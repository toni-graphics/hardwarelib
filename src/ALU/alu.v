==> flow/design.v <==
module ALU#(parameter BITS = 8,
            parameter opcode_size = 4)
        (clk, in_a, in_b, sum, carry_in, carry_out, opcode);
    input wire clk, carry_in;
    input wire [BITS-1:0] in_a;
    input wire [BITS-1:0] in_b;
    input wire [opcode_size-1:0] opcode;
    output reg [BITS-1:0] sum;
    output reg carry_out;
    always @(posedge clk) begin
        case (opcode)
            1: {carry_out, sum} <= in_a + in_b + carry_in;
            2: {carry_out, sum} <= in_a - in_b;
            3: {carry_out, sum} <= in_a * in_b;
            4: {carry_out, sum} <= in_a / in_b;
            5: {carry_out, sum} <= in_a >> in_b;
            6: {carry_out, sum} <= in_a << in_b;
            7: {carry_out, sum} <= in_a | in_b;
            8: {carry_out, sum} <= in_a & in_b;
            9: {carry_out, sum} <= in_a ~& in_b;
            10: {carry_out, sum} <= in_a ^ in_b;
            11: {carry_out, sum} <= in_a ^~ in_b;
            12: {carry_out, sum} <= in_a ~| in_b;
            default:  {carry_out, sum} <= 0;
        endcase
    end
endmodule
---- Reports on ALU ----
The steps from the RTL of ALU to its reports follow in flow order.
Lines are those of the file above, counted from 1.
Operators carry their Yosys type and port widths (W data, S select, Z words).
Library cell names are shortened.
The mark -- stands for no value.
design
  design top .............................. ALU
  clock port .............................. clk
  library ................................. sky130hd
  timing corner ........................... tt_025C_1v80

---- Elaborated design ----
Counts by Yosys on the flattened word-level netlist (proc, flatten, opt, wreduce; memories kept). Register bits leave out memories and registers merged into their read ports (data or address); mux counts leave out enables and synchronous resets folded into registers. Print and check cells are left out. Cells with the same type and inputs are merged into one.
bit counts
  cells after elaboration ................. 28
  register bits after elaboration ......... 9
  output and inout bits ................... 9
  input port bits ......................... 22
operators by class
  add/sub/neg operators ................... 3
  bitwise operators ....................... 6
  shift operators ......................... 2
  divide/modulo/power cells ............... 1
  mux-type cells .......................... 1
  $mul .................................... 1
  equal/unequal tests ..................... 12
operator list
  kind                  count
  $pmux W9 S12          1
  $div A8 B8 Y9         1
  $mul A8 B8 Y9         1
  $eq A4 B4 Y1 const B  5
  $not A8 Y9            2
  $eq A4 B3 Y1 const B  4
  $add A8 B8 Y9         1
  $sub A8 B8 Y9         1
  $xnor A8 B8 Y9        1
  $shl A8 B8 Y9         1
  $shr A8 B8 Y9         1
  $add A9 B1 Y9         1
  $eq A4 B2 Y1 const B  2
  $and A8 B8 Y8         1
  $or A8 B8 Y8          1
  $xor A8 B8 Y8         1
  $eq A4 B1 Y1 const B  1

---- Logic depth ----
Depth = most cells in a row (Yosys ltp): at word level without a register or memory, in the mapped netlist without a sequential cell, where the memories' decode and read muxes count.
logic depth
  word-level depth ........................ 3
  ABC_AREA ................................ 1
  gate-level depth with buffers ........... 79
  gate-level depth less buffers ........... 77

---- Netlist ----
The flow's flattened synthesis, as Yosys stat reports it; memories are mapped. The netlist is that of the ABC_AREA named above (0 if unset); the other value can give another one.
synthesis totals
  synthesis area .......................... 5326.4 sq um
  cells in the netlist .................... 868
  flip-flops .............................. 9
cells by type
  cell      count  total area (sq um)
  ha_1      86     1.08E+03
  nand2_1   202    758.227
  inv_1     159    596.822
  fa_1      21     420.403
  o21ai_0   50     250.24
  nand3_1   47     235.226
  nor2_1    62     232.723
  a21oi_1   41     205.197
  xor2_1    22     192.685
  dfxtp_1   9      180.173
  o22ai_1   15     93.84
  o21ai_2   8      70.067
  nand2_2   11     68.816
  nand4_1   11     68.816
  and2_1    10     62.56
  a221oi_1  7      61.309
  xnor2_1   7      61.309
  nor3_1    12     60.058
Not listed: further types 33, cells in them 88.

---- Path before layout ----
OpenSTA on the mapped netlist: ideal clock, no wires. The path of least setup slack (recovery checks aside). Input and output delay are each 20% of the period. Register names are those of the netlist, which keeps one name where synthesis merged equal registers.
path post-synthesis
  kind .................................... input port to flip-flop
  start point ............................. input in_b[1]
  end point ............................... register sum[0]
  slack ................................... 11.934 ns
  arrival ................................. 14.352 ns
  clock period ............................ 26.4 ns
  driving pins on the path ................ 71
  delay of the path ....................... 9.185 ns
  input delay ............................. 5.280 ns
  required time ........................... 26.287 ns
  period reached after synthesis .......... 14.466 ns
"delay of the path" is the arrival time less input delay plus setup time.
"driving pins on the path": output pins that drive a net of the path, with the launching flip-flop's if there is one; two outputs of one cell count as two.
"period reached after synthesis" = period - worst setup slack (recovery checks aside). The figure is calculated, with input and output delays left at 20% of the set period.
The rows between start and end are the longest chain of elaborated cells between them; the timing report does not say that the signal goes this way. Where chains are equally long, one stands for them.
Each line given opens the expression or statement behind the cell; cells for indexed reads and writes are added by Yosys, which also makes memories of some case tables.
between the ends, post-synthesis
  cells stage by stage .................... inv_1 > clkbuf_1 > ha_1 > inv_1 > o21bai_1 > nand3_2 > nand2_1 > o21ai_2 > ha_1 > nand2_1 > inv_1 > nand2_1 > nor2_2 > nand2_1 > nand2_1 > nand2_1 > and2_1 > ha_1 > [... 35 more ...] > nor2_1 > o21bai_2 > inv_1 > buf_2 > nand2_1 > o21ai_0 > ha_1 > a21oi_1 > nor2_1 > nor2_1 > o211a_1 > o21ai_0 > a21oi_1 > nand2_1 > nor2_1 > nand2_1 > nand2_1 > nand2_1
  cells in the longest elaborated chain ... 2
RTL lines, path post-synthesis
  element             line  RTL
  start: declaration  6     input wire [BITS-1:0] in_b;
  $div A8 B8 Y9       15    4: {carry_out, sum} <= in_a / in_b;
  $pmux W9 S12        11    case (opcode)
  end: declaration    8     output reg [BITS-1:0] sum;

---- Worst path after layout ----
Path of least setup slack in the final report of stored run 1 (OpenROAD, finished layout, wires in). Where an end is a register, its clock arrival counts in the times.
path after layout
  kind .................................... input port to flip-flop
  start point ............................. input in_b[0]
  end point ............................... register sum[0]
  arrival ................................. 16.11 ns
  slack ................................... 5.22 ns
  clock period ............................ 21.2 ns
  input delay ............................. 4.24 ns
  required time ........................... 21.33 ns
  driving pins on the path ................ 71
between the ends, after layout
  cells stage by stage .................... clkdlybuf4s50_1 > buf_2 > inv_1 > ha_1 > nor2_1 > o21bai_1 > nand3_2 > nand2_1 > o21ai_2 > ha_1 > nand2_1 > inv_1 > nand2_1 > nor2_2 > nand2_1 > nand2_1 > nand2_1 > and2_1 > [... 35 more ...] > nor2_1 > o21bai_2 > inv_1 > buf_2 > nand2_1 > o21ai_0 > ha_1 > a21oi_1 > nor2_1 > nor2_1 > o211a_1 > o21ai_0 > a21oi_1 > nand2_1 > nor2_1 > nand2_1 > nand2_1 > nand2_1
RTL lines, path after layout
  element             line  RTL
  start: declaration  6     input wire [BITS-1:0] in_b;
  end: declaration    8     output reg [BITS-1:0] sum;
Chain of elaborated cells between the ends: none given.

Lab notebook: ALU

Record of 2 stored runs of the RTL-to-layout flow on ALU, platform sky130hd. The runs are unordered. Constraints: input delay and output delay 20% of the set period each, output load 0.01 pF.
"worst setup path time (ns)" = time allowed to the worst setup path (clock period - input delay - output delay, where it has them) - its slack; a late launch clock adds to it, a late capture clock takes from it.
"finish__power__total": no workload was simulated; the value follows from the tool's default switching activity.

Flow files of stored run 1
==> flow/run.sh <==
#!/bin/bash
# the make line also repeats the synthesis and layout settings of config.mk as NAME=value (left out here)
make -C /OpenROAD-flow-scripts/flow DESIGN_CONFIG=/design/flow/config.mk WORK_HOME=/design/flow/orfs CLKGATE_MAP_FILE= finish
==> flow/config.mk <==
export PLATFORM = sky130hd
export DESIGN_NAME = ALU
export DESIGN_NICKNAME = ALU
export VERILOG_FILES = /design/flow/design.v
export SDC_FILE = /design/flow/constraint.sdc
export NUM_CORES = 4
export LEC_CHECK = 0
export ABC_AREA = 1
export CAP_MARGIN = 20
export CELL_PAD_IN_SITES_GLOBAL_PLACEMENT = 0
export CORE_ASPECT_RATIO = 0.62
export CORE_MARGIN = 8
export CORE_UTILIZATION = 67
export CTS_CLUSTER_DIAMETER = 272
export GPL_TIMING_DRIVEN = 0
export PLACE_DENSITY_LB_ADDON = 0.04
export SETUP_SLACK_MARGIN = 4.12
export SLEW_MARGIN = 40
==> flow/constraint.sdc <==
create_clock -name core_clock -period 21.2 [get_ports {clk}]
set_input_delay 4.2400 -clock core_clock [delete_from_list [all_inputs] [get_ports {clk}]]
set_output_delay 4.2400 -clock core_clock [all_outputs]
set_load 0.01 [all_outputs]

report of stored run 1
yosys chip area after synthesis (um^2): 5326.4
finish__design__die__area: 11140.7
finish__design__instance__area__stdcell: 5841.9
finish__design__instance__utilization: 0.7623
finish__timing__setup__ws: 5.217
finish__timing__hold__ws: 4.862
finish__power__total: 2.659e-04
worst setup path time (ns): 11.74
worst setup path kind: input port to flip-flop

Flow files of stored run 2
==> flow/run.sh <==
#!/bin/bash
# the make line also repeats the synthesis and layout settings of config.mk as NAME=value (left out here)
make -C /OpenROAD-flow-scripts/flow DESIGN_CONFIG=/design/flow/config.mk WORK_HOME=/design/flow/orfs CLKGATE_MAP_FILE= finish
==> flow/config.mk <==
export PLATFORM = sky130hd
export DESIGN_NAME = ALU
export DESIGN_NICKNAME = ALU
export VERILOG_FILES = /design/flow/design.v
export SDC_FILE = /design/flow/constraint.sdc
export NUM_CORES = 4
export LEC_CHECK = 0
export CAP_MARGIN = 20
export CORE_MARGIN = 2
export CORE_UTILIZATION = 40
export SLEW_MARGIN = 20
==> flow/constraint.sdc <==
create_clock -name core_clock -period 25.1 [get_ports {clk}]
set_input_delay 5.0200 -clock core_clock [delete_from_list [all_inputs] [get_ports {clk}]]
set_output_delay 5.0200 -clock core_clock [all_outputs]
set_load 0.01 [all_outputs]

report of stored run 2
yosys chip area after synthesis (um^2): 5159.9
finish__design__die__area: 13823.9
finish__design__instance__area__stdcell: 5666.7
finish__design__instance__utilization: 0.4490
finish__timing__setup__ws: 7.624
finish__timing__hold__ws: 5.828
finish__power__total: 2.128e-04
worst setup path time (ns): 12.46
worst setup path kind: input port to flip-flop
